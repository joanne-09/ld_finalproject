==> flow/design.v <==
`timescale 1ns/1ps
module Functional_Unit(instruction, A, B, C, select, F);
    input wire [7:0] instruction;
    input wire [7:0] A;
    input wire [7:0] B;
    input wire [7:0] C;
    input wire [2:0] select;
    output [7:0] F;
    reg [7:0] X, Y;
    wire [2:0] encoder_instruction;
    encoder e1(instruction,encoder_instruction);
    reg [7:0] F;
    always @(select or encoder_instruction or A or B or C) begin
        case(select)
            3'b011:
            begin
                X = B;
                Y = C;
            end
            3'b101:
            begin
                X = A;
                Y = C;
            end
            3'b110:
            begin
                X = A; Y = B;
            end
            default:
            begin
                X = C;
                Y = A;
            end
        endcase
        case (encoder_instruction)
            3'b111 : 
            begin
                if(X[7] == 1) 
                    F = (X<<1) + Y + 8'b00000001;
                else 
                    F = (X<<1) + Y;
            end
            3'b110 : 
            begin
                if(X[0] == 1)
                    F = 8'b10000000 + (X>>1) + Y;
                else
                    F = (X>>1) + Y;
            end
            3'b101 : 
            begin
                if(X < Y)
                    F = X;
                else
                    F = Y;
            end
            3'b100 : 
            begin
                if(X > Y)
                    F = X;
                else
                    F = Y;
            end
            3'b011 : F = X | Y;
            3'b010 : F = X & Y;
            3'b001 : F = X + (~Y);
            3'b000 : F = X + Y;
            default : F = X + Y;
        endcase
    end
endmodule
module encoder (instruction,encoder_instruction);
    input wire[7:0] instruction;
    output [3:0] encoder_instruction;
    reg [3:0] encoder_instruction;
    always @(instruction) begin
        casez (instruction)
            8'b1??????? : encoder_instruction = 4'b0111;
            8'b01?????? : encoder_instruction = 4'b0110;
            8'b001????? : encoder_instruction = 4'b0101;
            8'b0001???? : encoder_instruction = 4'b0100;
            8'b00001??? : encoder_instruction = 4'b0011;
            8'b000001?? : encoder_instruction = 4'b0010;
            8'b0000001? : encoder_instruction = 4'b0001;
            8'b00000001 : encoder_instruction = 4'b0000;
            default : encoder_instruction = 4'b0000;
        endcase
    end
endmodule
`timescale 1ns/1ps
module find_MAX(
    input wire clk,
    input wire rst_n,
    input wire start,
    input wire valid,
    input wire [7:0] data_A,
    input wire [7:0] data_B,
    input wire [7:0] data_C,
    input wire [7:0] instruction,
    input wire [2:0] count,
    input wire [2:0] select,
    output reg [7:0] second_maximum
);
    wire [7:0] result;
    Functional_Unit fu(
        .instruction(instruction), 
        .A(data_A),
        .B(data_B),
        .C(data_C),
        .select(select),
        .F(result)
    );
    reg [7:0] max, sec_max;
    reg started;
    reg [2:0] cnt;
    always @(posedge clk or negedge rst_n) begin
        if(rst_n == 0) begin
            started = 0;
            max <= 8'd0;
            sec_max <= 8'd0;
        end
        else if(start == 1) begin
            started = 1;
            cnt = count;
        end
        else if(cnt == 3'b000 && started) begin
            started <= 0;
            second_maximum <= sec_max;
            max <= 8'd0;
            sec_max <= 8'd0;
        end
        else if(valid && started) begin
            cnt = cnt - 3'b001;
            if(result > max) begin
                sec_max <= max;
                max <= result;
            end
            else if(result > sec_max) begin
                sec_max = result;
            end
            else ;
        end
        else ;
    end
endmodule
======== Tool chain data of find_MAX ========
What the tools print for find_MAX, step after step.
Lines are those of the file above, counted from 1.
Operators: Yosys type, input widths -> output width; for muxes data width and select width s.
Cell names lack the library's common part.
A cell with n/a has no value.
design
  top ..................................... find_MAX
  clock ................................... clk
  cell library ............................ sky130hd
  timing corner ........................... tt_025C_1v80

======== Word level ========
Yosys after proc, flatten, opt, wreduce and memory -nomap, before mapping. Memory bits, and registers merged into a memory's read port (data or address), are not among the register bits. Print and check cells are not counted. Equal cells are merged and count once.
word-level totals
  bits in registers ....................... 28
  input bits .............................. 42
  word-level cells ........................ 73
  output and inout bits ................... 8
cells by class
  equality and inequality tests ........... 17
  multiplexer cells ....................... 20
  bitwise gates (word level) .............. 4
  order comparisons ....................... 4
  $add $sub $neg .......................... 8
  reductions and logical operators ........ 15
operators with widths
  operator             count
  $mux 8               11
  $pmux 8 s8           1
  $add 8x8->8          4
  $pmux 8 s2           2
  $gt 8x8->1           3
  $pmux 3 s7           1
  $eq 3x3->1 const B   6
  $reduce_and 3->1     4
  $eq 3x2->1 const B   3
  $mux 3               3
  $reduce_bool 2->1    4
  $add 7x8->8          1
  $add 8x1->8 const B  1
  $add 8x7->8 const A  1
  $lt 8x8->1           1
  $and 8x8->8          1
  $or 8x8->8           1
  $not 8->8            1
  $eq 7x1->1 const B   1
  $eq 3x1->1 const B   2
  $logic_not 3->1      2
  $eq 6x1->1 const B   1
  $eq 5x1->1 const B   1
  $reduce_or 2->1      2
  $eq 4x1->1 const B   1
  $sub 3x1->3 const B  1
  $reduce_bool 3->1    1
  $logic_and 1x1->1    2
Other operator kinds: 4; their cells: 5.

======== Depth ========
Depth = most cells in a row (Yosys ltp): at word level without a register or memory, in the mapped netlist without a sequential cell, where the memories' decode and read muxes count.
depth
  depth after elaboration ................. 12
  ABC_AREA ................................ 0
  mapped depth ............................ 27
  mapped depth without buffers ............ 23

======== Netlist ========
Source: synth_stat.txt of the flow (Yosys; design flattened, memories mapped). It holds for the ABC_AREA given above (unset counts as 0); a run with the other value may have another netlist.
synthesis totals
  mapped flip-flops ....................... 28
  buffers ................................. 23
  mapped area ............................. 4,365.4 µm²
  cells in the netlist .................... 518
cell types
  cell      count  total area (µm²)
  ha_1      63     788.256
  dfrtp_1   17     425.408
  edfxtp_1  11     330.317
  xnor2_1   21     183.926
  inv_1     47     176.419
  a21oi_1   33     165.158
  mux2i_1   15     150.144
  nor2b_1   23     143.888
  o21ai_0   25     125.12
  xor2_1    13     113.859
  a22o_1    12     105.101
  nand2_1   25     93.84
  a221oi_1  10     87.584
  nor2_1    22     82.579
  a221o_1   8      80.077
  nand3_1   16     80.077
  o21a_1    10     75.072
  mux2_2    6      67.565
Other cell types: 48; their cells: 141.
By module: a second synthesis without flattening, with its own total; a netlist apart from the flattened one above.
unflattened totals
  cell total of the unflattened synthesis .. 505
  area total of the unflattened synthesis .. 4,364.2 µm²
Rows give one instance, submodules left out.
by module
  module           area (µm²)  seq. area (µm²)  cells  instances
  Functional_Unit  2,673.8     0.0              352    1
  find_MAX         1,634.1     755.7            141    1
  encoder          56.3        0.0              12     1

======== Path before layout ========
Source: OpenSTA report_checks on the synthesized netlist (no wires, ideal clock, input and output delay 20% of the period each), path of least setup slack; recovery checks are left aside. Register names are those of the netlist, which keeps one name where synthesis merged equal registers.
path after synthesis
  path kind ............................... input to register
  start point ............................. input port select[2]
  end point ............................... register sec_max[6]
  data required time ...................... 9.353 ns
  period .................................. 9.44 ns
  setup slack ............................. 2.036 ns
  driving pins on the path ................ 25
  arrival time ............................ 7.318 ns
  input delay ............................. 1.888 ns
  buffers on the path ..................... 3
  delay of the path ....................... 5.517 ns
  time at the first pin ................... 1.888 ns
  period reached after synthesis .......... 7.404 ns
"delay of the path" = arrival - input delay + setup time.
"driving pins on the path" counts driving pins, that of a launching flip-flop among them; a cell with two outputs on the path counts twice.
"period reached after synthesis" is the clock period less the worst setup slack; recovery checks do not enter. This is arithmetic on one report: input and output delays are still those of the set period (20% each).
The rows between start and end are the longest chain of elaborated cells between them; the timing report does not say that the signal goes this way. Where chains are equally long, one stands for them.
A line is the first line of the expression or statement that the cell stems from. Yosys adds cells for indexed reads and writes and turns some case tables into memories.
A register here has more assigning lines than the two given.
on the way, after synthesis
  cell sequence ........................... buf_4 > mux2_2 > a22o_1 > a221oi_1 > inv_1 > ha_1 > fa_1 > a21o_1 > a21oi_1 > xnor2_1 > nor4_1 > xor2_1 > and2_1 > a2111oi_2 > inv_1 > ha_1 > a21o_1 > a21oi_1 > a22o_1 > a31o_2 > o22a_1 > clkbuf_1 > buf_1 > nand3_1 > o211ai_1
  cells in the longest elaborated chain ... 12
  elaborated cells on any way between the ends .. 32
RTL lines, path after synthesis
  what             RTL line  source
  start, declared  101       input wire [2:0] select,
  $eq 3x3->1       14        case(select)
  $reduce_or 2->1  n/a
  $pmux 8 s2       14
  $add 8x7->8      46        F = 8'b10000000 + (X>>1) + Y;
  $add 8x8->8      46
  $mux 8           45        if(X[0] == 1)
  $pmux 8 s8       35        case (encoder_instruction)
  $gt 8x8->1       138       else if(result > sec_max) begin
  $mux 8           138
  $mux 8           134       if(result > max) begin
  $mux 8           132       else if(valid && started) begin
  $mux 8           126       else if(cnt == 3'b000 && started) begin
  end, assigned    135       sec_max <= max;
  end, assigned    139       sec_max = result;
  end, declared    113       reg [7:0] max, sec_max;

======== Timing after layout ========
Path of least setup slack in the final report of record 1 (OpenROAD, finished layout, wires in). Where an end is a register, its clock arrival counts in the times.
path post-layout
  path kind ............................... input to register
  start point ............................. input port select[1]
  end point ............................... register max[1]
  arrival time ............................ 9.48 ns
  buffers on the path ..................... 3
  driving pins on the path ................ 23
  input delay ............................. 2.36 ns
  data required time ...................... 11.95 ns
  period .................................. 11.8 ns
  setup slack ............................. 2.47 ns
  time at the first pin ................... 2.36 ns
The rows between start and end are the longest chain of elaborated cells between them; the timing report does not say that the signal goes this way. Where chains are equally long, one stands for them.
A register here has more assigning lines than the two given.
on the way, post-layout
  cell sequence ........................... clkdlybuf4s50_1 > buf_4 > maj3_2 > nor2b_1 > a221oi_1 > inv_1 > ha_1 > nor3_1 > a21oi_1 > a211oi_1 > nor2_1 > a211o_1 > a32oi_1 > ha_1 > nor2b_1 > o21a_1 > o21a_1 > o21ai_0 > a31o_2 > o22a_1 > buf_4 > nor2_1 > a22o_1
  cells in the longest elaborated chain ... 11
  elaborated cells on any way between the ends .. 30
RTL lines, path post-layout
  what             RTL line  source
  start, declared  101       input wire [2:0] select,
  $eq 3x3->1       14        case(select)
  $reduce_or 2->1  n/a
  $pmux 8 s2       14
  $add 8x7->8      46        F = 8'b10000000 + (X>>1) + Y;
  $add 8x8->8      46
  $mux 8           45        if(X[0] == 1)
  $pmux 8 s8       35        case (encoder_instruction)
  $gt 8x8->1       134       if(result > max) begin
  $mux 8           134
  $mux 8           132       else if(valid && started) begin
  $mux 8           126       else if(cnt == 3'b000 && started) begin
  end, assigned    129       max <= 8'd0;
  end, assigned    136       max <= result;
  end, declared    113       reg [7:0] max, sec_max;

Data sheet: physical implementation of find_MAX

Measured data: module find_MAX, platform sky130hd, 2 stored runs of the flow under differing settings, order arbitrary. Input and output delays are each 20% of the period that was set; the output load is 0.01 pF.
"clock period achieved" = clock period - worst setup slack. The figure is calculated, with input and output delays left at 20% of the set period.
"worst path time": the worst setup path's part of the clock period (all of it between registers, 20% less for each end at a port) less its slack. A launch clock that arrives late makes it longer, a capture clock that arrives late makes it shorter.
"power consumption" rests on the timing tool's default activity at the inputs, not on a simulated workload.

---- record 1 ----
settings
  period_ns = 11.8
  CORE_UTILIZATION = 29
  SETUP_SLACK_MARGIN = 1.91
  PLACE_DENSITY_LB_ADDON = 0.23
  HOLD_SLACK_MARGIN = -0.09
  CORE_MARGIN = 5
  CELL_PAD_IN_SITES_DETAIL_PLACEMENT = 0
  CTS_CLUSTER_SIZE = 48
  CTS_CLUSTER_DIAMETER = 204
  CAP_MARGIN = 30
  MAX_ROUTING_LAYER = met4
  SLEW_MARGIN = 20
results
  mapped cell area after synthesis ........ 4,365.4 µm²
  power consumption ....................... 0.0006839 W
  worst path time ......................... 6.97 ns
  kind of the worst setup path ............ input to register
  full die area ........................... 17,606.6 µm²
  clock period achieved ................... 9.329 ns
  standard-cell area of the final layout .. 5,188.7 µm²
  worst slack on setup checks ............. 2.471 ns
  worst hold slack after layout ........... 0.487 ns
  total negative slack on setup checks .... 0.000 ns
  utilization ............................. 35.4%

---- record 2 ----
settings
  period_ns = 6.28
  CORE_UTILIZATION = 16
  SETUP_SLACK_MARGIN = 0.82
  PLACE_DENSITY_LB_ADDON = 0.17
  HOLD_SLACK_MARGIN = 0.27
  CORE_ASPECT_RATIO = 0.67
  TNS_END_PERCENT = 45
  ABC_AREA = 0
  GPL_ROUTABILITY_DRIVEN = 0
  CAP_MARGIN = 20
  CORE_MARGIN = 2
  SLEW_MARGIN = 20
results
  mapped cell area after synthesis ........ 4,365.4 µm²
  power consumption ....................... 0.00185 W
  worst path time ......................... 4.72 ns
  kind of the worst setup path ............ input to register
  full die area ........................... 28,647.7 µm²
  clock period achieved ................... 5.975 ns
  standard-cell area of the final layout .. 7,408.4 µm²
  worst slack on setup checks ............. 0.305 ns
  worst hold slack after layout ........... 0.495 ns
  total negative slack on setup checks .... 0.000 ns
  utilization ............................. 27.6%
